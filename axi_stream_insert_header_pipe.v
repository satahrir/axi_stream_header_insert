==> flow/design.v <==
`timescale 1ns / 1ps
module axi_stream_insert_header_pipe #(
    parameter   DATA_WD = 32,
    parameter   DATA_BYTE_WD = DATA_WD/8,
    parameter   BYTE_CNT_WD = $clog2(DATA_BYTE_WD)
)
(
        input                       clk,
        input                       rst_n,
        input                       valid_in,
        input   [DATA_WD-1:0]       data_in,
        input   [DATA_BYTE_WD-1:0]  keep_in,  
        input                       last_in,
        output reg                  ready_in,
        output                      valid_out,
        output  [DATA_WD-1:0]       data_out,
        output  [DATA_BYTE_WD-1:0]  keep_out,                      
        output                      last_out,
        input                       ready_out,
        input                       valid_insert,
        input   [DATA_WD-1:0]       data_insert,
        input   [DATA_BYTE_WD-1:0]  keep_insert,
        input   [BYTE_CNT_WD-1:0]   byte_insert_cnt,
        output reg                  ready_insert
    );
    wire [DATA_WD-1:0] data_s1_s2;
    wire [DATA_BYTE_WD-1:0] keep_s1_s2;
    wire last_s1_s2;
    wire valid_o_s1;
    wire rdy_s1_o;     
    wire [DATA_WD-1:0] data_s2_s3;
    wire [DATA_BYTE_WD-1:0] keep_s2_s3;
    wire last_s2_s3;
    wire valid_o_s2;
    wire rdy_s2_s1;     
    wire [DATA_WD-1:0] data_s3_o;
    wire [DATA_BYTE_WD-1:0] keep_s3_o;
    wire last_s3_o;
    wire valid_o_s3;
    wire rdy_s3_s2;     
    reg rdy_nxt;
pipe_stage #(
    .DATA_WD(DATA_WD + DATA_BYTE_WD + 1)
)data_st1(
    .clk                               (clk                       ),
    .rst_n                             (rst_n                     ),
    .din                               ({data_in, keep_in, last_in}),
    .dout                              ({data_s1_s2,keep_s1_s2,last_s1_s2}   ),
    .pre_valid                         (valid_in                  ),
    .cur_ready                         (rdy_s1_o                  ),
    .cur_valid                         (valid_o_s1                ),
    .nxt_ready                         (rdy_s2_s1                 ) 
);
pipe_stage #(
    .DATA_WD(DATA_WD + DATA_BYTE_WD+1)
)data_st2(
    .clk                               (clk                       ),
    .rst_n                             (rst_n                     ),
    .din                               ({data_s1_s2, keep_s1_s2,last_s1_s2}  ),
    .dout                              ({data_s2_s3, keep_s2_s3,last_s2_s3}  ),
    .pre_valid                         (valid_o_s1                ),
    .cur_ready                         (rdy_s2_s1                 ),
    .cur_valid                         (valid_o_s2                ),
    .nxt_ready                         (rdy_s3_s2                 )
);
pipe_stage #(
    .DATA_WD(DATA_WD + DATA_BYTE_WD+1)
)data_st3(
    .clk                               (clk                       ),
    .rst_n                             (rst_n                     ),
    .din                               ({data_s2_s3, keep_s2_s3,last_s2_s3}  ),
    .dout                              ({data_s3_o, keep_s3_o,last_s3_o}    ),
    .pre_valid                         (valid_o_s2                ),
    .cur_ready                         (rdy_s3_s2                 ),
    .cur_valid                         (valid_o_s3                ),
    .nxt_ready                         (rdy_nxt                 )
);
    wire [DATA_WD-1:0] head_s1_s2;
    wire [DATA_BYTE_WD-1:0] hkeep_s1_s2;
    wire hvalid_o_s1;
    wire hrdy_s1_o;     
    wire [DATA_WD-1:0] head_s2_s3;
    wire [DATA_BYTE_WD-1:0] hkeep_s2_s3;
    wire hvalid_o_s2;
    wire hrdy_s2_s1;     
    reg hrdy_nxt;
    reg [7:0] cnt_insert;
    reg [7:0] cnt_in;
    reg [7:0] cnt_out;
pipe_stage #(
    .DATA_WD(DATA_WD + DATA_BYTE_WD)
)head_st1(
    .clk                               (clk                       ),
    .rst_n                             (rst_n                     ),
    .din                               ({data_insert, keep_insert}),
    .dout                              ({head_s1_s2, hkeep_s1_s2} ),               
    .pre_valid                         (valid_insert              ),
    .cur_ready                         (hrdy_s1_o                 ),
    .cur_valid                         (hvalid_o_s1               ),
    .nxt_ready                         (hrdy_s2_s1                ) 
);
pipe_stage #(
    .DATA_WD(DATA_WD + DATA_BYTE_WD)
) head_st2(
    .clk                               (clk                       ),
    .rst_n                             (rst_n                     ),
    .din                               ({head_s1_s2, hkeep_s1_s2} ),
    .dout                              ({head_s2_s3, hkeep_s2_s3} ),
    .pre_valid                         (hvalid_o_s1               ),
    .cur_ready                         (hrdy_s2_s1                ),
    .cur_valid                         (hvalid_o_s2               ),
    .nxt_ready                         (hrdy_nxt                  )
);
always @(posedge clk) begin
    if(~rst_n)
        cnt_out <= 0;
    else if (valid_out & ready_out)
        cnt_out <= cnt_out + 1;
end
always @(posedge clk ) begin
    if(~rst_n)
        cnt_insert <= 0;
    else if (valid_insert & ready_insert)
        cnt_insert <= cnt_insert + 1;
end
always @(posedge clk ) begin
    if(~rst_n)
        cnt_in <= 0;
    else if (valid_in & ready_in)
        cnt_in <= cnt_in + 1;
end
always @(*) begin
    if (cnt_insert < 2-1)
        hrdy_nxt = 1;
    else if(cnt_out <= byte_insert_cnt)
        hrdy_nxt = ready_out;
    else
        hrdy_nxt = 0;
end
always @(*) begin
    if (cnt_in < 3-1)
        rdy_nxt = 1;
    else if(cnt_out <= byte_insert_cnt)
        rdy_nxt = 0;
    else
        rdy_nxt = ready_out;
end
always @(*) begin
    if(~rst_n) begin
        ready_insert = 0;
    end
    else if (cnt_insert < 2) begin
        ready_insert = 1;
    end
    else if (cnt_out < byte_insert_cnt) begin
        ready_insert = hrdy_s1_o;
    end
    else begin
        ready_insert = 0;
    end
end
always @(*) begin
    if(~rst_n) begin
        ready_in <= 0;
    end
    else if (cnt_in < 3) begin
        ready_in <= 1;
    end
    else if (cnt_out < byte_insert_cnt) begin
        ready_in <= 0;
    end
    else
        ready_in <= rdy_s1_o;
end
assign data_out = (cnt_out <= byte_insert_cnt) ? head_s2_s3 : data_s3_o;
assign keep_out = (cnt_out <= byte_insert_cnt) ? hkeep_s2_s3 : keep_s3_o;
assign last_out = (cnt_out <= byte_insert_cnt) ? 0 : last_s3_o & valid_o_s3;
assign valid_out = (cnt_out <= byte_insert_cnt) ? hvalid_o_s2 : valid_o_s3;
endmodule
`timescale 1ns / 1ps
module pipe_stage#(
    parameter DATA_WD = 32
)(
    input                   clk,
    input                   rst_n,
    input       [DATA_WD-1:0]   din,
    output reg  [DATA_WD-1:0]   dout,
    input                   pre_valid,
    output                  cur_ready,
    output reg              cur_valid,
    input                   nxt_ready
    );
    assign cur_ready = ~cur_valid | nxt_ready;   
always @(posedge clk) begin
    if(~rst_n)
        dout <= 0;
    else if (pre_valid && cur_ready)     
        dout <= din;
    else
        dout <= dout;
end
always @(posedge clk) begin
    if(~rst_n)
        cur_valid <= 0;
    else if(cur_ready)
        cur_valid <= pre_valid;
    else
        cur_valid <= cur_valid;
end
endmodule
### From RTL to reports: axi_stream_insert_header_pipe

The steps from the RTL of axi_stream_insert_header_pipe to its reports follow in flow order.
Lines are those of the file above, counted from 1.
Operators: Yosys type, input widths -> output width; for muxes data width and select width s.
Cell names lack the library's common part.
The mark -- stands for no value.

| inputs | value |
|---|---|
| design top | axi_stream_insert_header_pipe |
| clock | clk |
| library | sky130hd |
| library corner | tt_025C_1v80 |

### Elaborated design

Source: Yosys, flattened and elaborated, memories not mapped. Widths are those after wreduce; folded enables and synchronous resets count as part of the registers. Registers that Yosys merges into a memory's read port (data or address) are not register bits. Print and check cells do not count. Equal cells are merged and count once.

| storage and ports | value |
|---|---|
| register bits after elaboration | 212 |
| bits of input ports | 80 |
| output and inout port bits | 40 |
| word-level cells | 55 |

| cells by class | value |
|---|---|
| $add $sub $neg | 3 |
| magnitude comparators | 6 |
| muxes and demuxes | 14 |
| bitwise logic cells | 14 |
| reduce/logical cells | 5 |

Operators by type and width:

| operator | number |
|---|---|
| $mux 32 | 1 |
| $add 8x1->8 const B | 3 |
| $lt 8x2->1 const B | 3 |
| $mux 1 | 12 |
| $lt 8x1->1 const B | 1 |
| $le 8x2->1 | 1 |
| $lt 8x2->1 | 1 |
| $or 1x1->1 | 5 |
| $logic_and 1x1->1 | 5 |
| $not 1->1 | 5 |
| $and 1x1->1 | 4 |
| $mux 4 | 1 |

### Depth

Longest topological path by Yosys (ltp), each cell counted once; first at word level (registers and memories cut), then after technology mapping (sequential cells cut; the memories' decode and read muxes count).

| depth | value |
|---|---|
| depth after elaboration | 10 |
| ABC_AREA | 1 |
| gate-level depth with buffers | 15 |
| depth with buffers taken out | 14 |

### After synthesis

The flow's flattened synthesis, as Yosys stat reports it; memories are mapped. The netlist is that of the ABC_AREA named above (0 if unset); the other value can give another one.
The area totals of this step are shown rounded.

Cells by type:

| cell type | number | area in all (um^2) |
|---|---|---|
| dfxtp_1 | 212 | 4,244.07 |
| nor2_1 | 382 | 1.43E+03 |
| o21ai_0 | 141 | 705.677 |
| nand2_1 | 155 | 581.808 |
| o21ai_1 | 46 | 230.221 |
| a21oi_1 | 25 | 125.12 |
| clkbuf_1 | 32 | 120.115 |
| buf_6 | 10 | 112.608 |
| xor2_1 | 12 | 105.101 |
| inv_1 | 26 | 97.594 |
| nand4_1 | 14 | 87.584 |
| buf_2 | 16 | 80.077 |
| nand3_1 | 16 | 80.077 |
| ha_1 | 6 | 75.072 |
| buf_4 | 7 | 52.55 |
| nand2_2 | 7 | 43.792 |
| nand3_2 | 4 | 40.038 |
| nor3_2 | 2 | 20.019 |

Not listed: further types 14, cells in them 26.

| mapped netlist | value |
|---|---|
| mapped cells | 1,139 |
| synthesis area | 0.008408 mm^2 |
| area of sequential cells | 0.004244 mm^2 |
| flip-flops | 212 |
| buffers | 69 |

### Path before layout

Path of least setup slack by OpenSTA after synthesis, without wires, with an ideal clock, recovery checks aside; 20% of the period is set as input and as output delay. Where synthesis merged equal registers, the netlist keeps one of their names.

| timing post-synthesis | value |
|---|---|
| path kind | input to output |
| start | input byte_insert_cnt[1] |
| end | output data_out[25] |
| clock period | 2,970 ps |
| external input delay | 594 ps |
| output delay | 594 ps |
| time at the first pin | 594 ps |
| arrival | 1,931 ps |
| data required time | 2,376 ps |
| setup slack | 445 ps |
| path delay | 1,337 ps |
| stages on the path | 11 |
| buffers on the path | 2 |
| synthesis period reached | 2,525 ps |

"path delay" is the arrival time less input delay plus setup time.
At an output port there is no setup time.
"stages on the path" counts driving pins, that of a launching flip-flop among them; a cell with two outputs on the path counts twice.
"synthesis period reached" = period - worst setup slack (recovery checks aside). The figure is calculated, with input and output delays left at 20% of the set period.
Between the ends stands the longest chain of elaborated cells between them, by number of cells; it is not shown to be the way that was timed. Of several equally long chains one is given.
Each line given opens the expression or statement behind the cell; cells for indexed reads and writes are added by Yosys, which also makes memories of some case tables.

| between the ends, post-synthesis | value |
|---|---|
| cell sequence | inv_1 > ha_1 > inv_1 > nor2_1 > nor2_2 > nand2_2 > nand2_2 > buf_2 > buf_1 > nand2_1 > nand2_1 |
| length of the longest elaborated chain | 2 |
| elaborated cells on any way between the ends | 2 |
| those cells by class | 1 x compare; 1 x mux |

RTL lines, path post-synthesis:

| item | RTL line | RTL |
|---|---|---|
| start: declaration | 23 | `input   [BYTE_CNT_WD-1:0]   byte_insert_cnt,` |
| $le 8x2->1 | 175 | `assign data_out = (cnt_out <= byte_insert_cnt) ? head_s2_s3 : data_s3_o;` |
| $mux 32 | 175 |  |
| end: declaration | 16 | `output  [DATA_WD-1:0]       data_out,` |

### Worst path after layout

From the final timing report of run A: the path of least setup slack in the routed layout; clock arrival at registers is part of the times.
The path's times are printed in steps of 10 ps; the period is the one set.

| timing after layout | value |
|---|---|
| path kind | register to output |
| start | register cnt_out[1] |
| end | output keep_out[2] |
| clock period | 2,510 ps |
| output delay | 500 ps |
| time at the first pin | 500 ps |
| arrival | 2,220 ps |
| data required time | 2,010 ps |
| setup slack | -210 ps |
| stages on the path | 14 |
| buffers on the path | 5 |

Between the ends stands the longest chain of elaborated cells between them, by number of cells; it is not shown to be the way that was timed. Of several equally long chains one is given.

| between the ends, after layout | value |
|---|---|
| cell sequence | dfxtp_2 > ha_4 > inv_4 > nor2_4 > nor2_4 > nand2_2 > nand2_2 > buf_8 > buf_12 > buf_12 > buf_16 > nand2_4 > nand2_4 > buf_6 |
| length of the longest elaborated chain | 2 |
| elaborated cells on any way between the ends | 2 |
| those cells by class | 1 x compare; 1 x mux |

RTL lines, path after layout:

| item | RTL line | RTL |
|---|---|---|
| start: declaration | 89 | `reg [7:0] cnt_out;` |
| start: assignment | 116 | `cnt_out <= 0;` |
| start: assignment | 118 | `cnt_out <= cnt_out + 1;` |
| $le 8x2->1 | 176 | `assign keep_out = (cnt_out <= byte_insert_cnt) ? hkeep_s2_s3 : keep_s3_o;` |
| $mux 4 | 176 |  |
| end: declaration | 17 | `output  [DATA_BYTE_WD-1:0]  keep_out,` |

Appendix: measured runs

2 stored runs of axi_stream_insert_header_pipe in the flow (synthesis by Yosys, layout by OpenROAD, sky130hd cells), in arbitrary order. Constraints: input delay and output delay 20% of the set period each, output load 0.01 pF.
By "period reached" is meant the clock period of the run minus its worst setup slack. This is arithmetic on one report: input and output delays are still those of the set period (20% each).
"worst setup path time" = time allowed to the worst setup path (clock period - input delay - output delay, where it has them) - its slack; a late launch clock adds to it, a late capture clock takes from it.
By "total power after layout" is meant OpenSTA's value without simulated activity: inputs other than the clock are taken to toggle once in ten clock periods, and the tool carries that through the logic.
"worst setup path time" is given in steps of 10 ps.
The measured numbers are rounded.

#### Run A

| setting | value |
|---|---|
| period_ns | `2.51` |
| CORE_UTILIZATION | `35` |
| SETUP_SLACK_MARGIN | `0.26` |
| PLACE_DENSITY_LB_ADDON | `0.14` |
| ABC_AREA | `1` |
| GPL_ROUTABILITY_DRIVEN | `1` |
| CTS_CLUSTER_DIAMETER | `252` |
| CAP_MARGIN | `20` |
| CORE_MARGIN | `2` |
| SLEW_MARGIN | `20` |

| result | value |
|---|---|
| worst setup path time | 2,220 ps |
| critical path kind | register to output |
| utilization in the final report | 58.0% |
| std-cell area (final layout) | 0.01366 mm^2 |
| summed negative setup slack | -6,058 ps |
| final worst hold slack | 460 ps |
| total power after layout | 8,981 uW |
| total die area | 0.02528 mm^2 |
| area of the synthesized netlist | 0.008408 mm^2 |
| period reached | 2,721 ps |
| worst setup slack after layout | -211 ps |

#### Run B

| setting | value |
|---|---|
| period_ns | `5.85` |
| CORE_UTILIZATION | `28` |
| SETUP_SLACK_MARGIN | `1.24` |
| PLACE_DENSITY_LB_ADDON | `0.04` |
| CORE_MARGIN | `5` |
| CELL_PAD_IN_SITES_GLOBAL_PLACEMENT | `3` |
| ABC_AREA | `0` |
| CTS_CLUSTER_DIAMETER | `211` |
| SLEW_MARGIN | `0` |
| CAP_MARGIN | `20` |

| result | value |
|---|---|
| worst setup path time | 2,270 ps |
| critical path kind | input to output |
| utilization in the final report | 37.3% |
| std-cell area (final layout) | 0.01103 mm^2 |
| summed negative setup slack | 0 ps |
| final worst hold slack | 452 ps |
| total power after layout | 3,466 uW |
| total die area | 0.03334 mm^2 |
| area of the synthesized netlist | 0.008342 mm^2 |
| period reached | 4,610 ps |
| worst setup slack after layout | 1,240 ps |
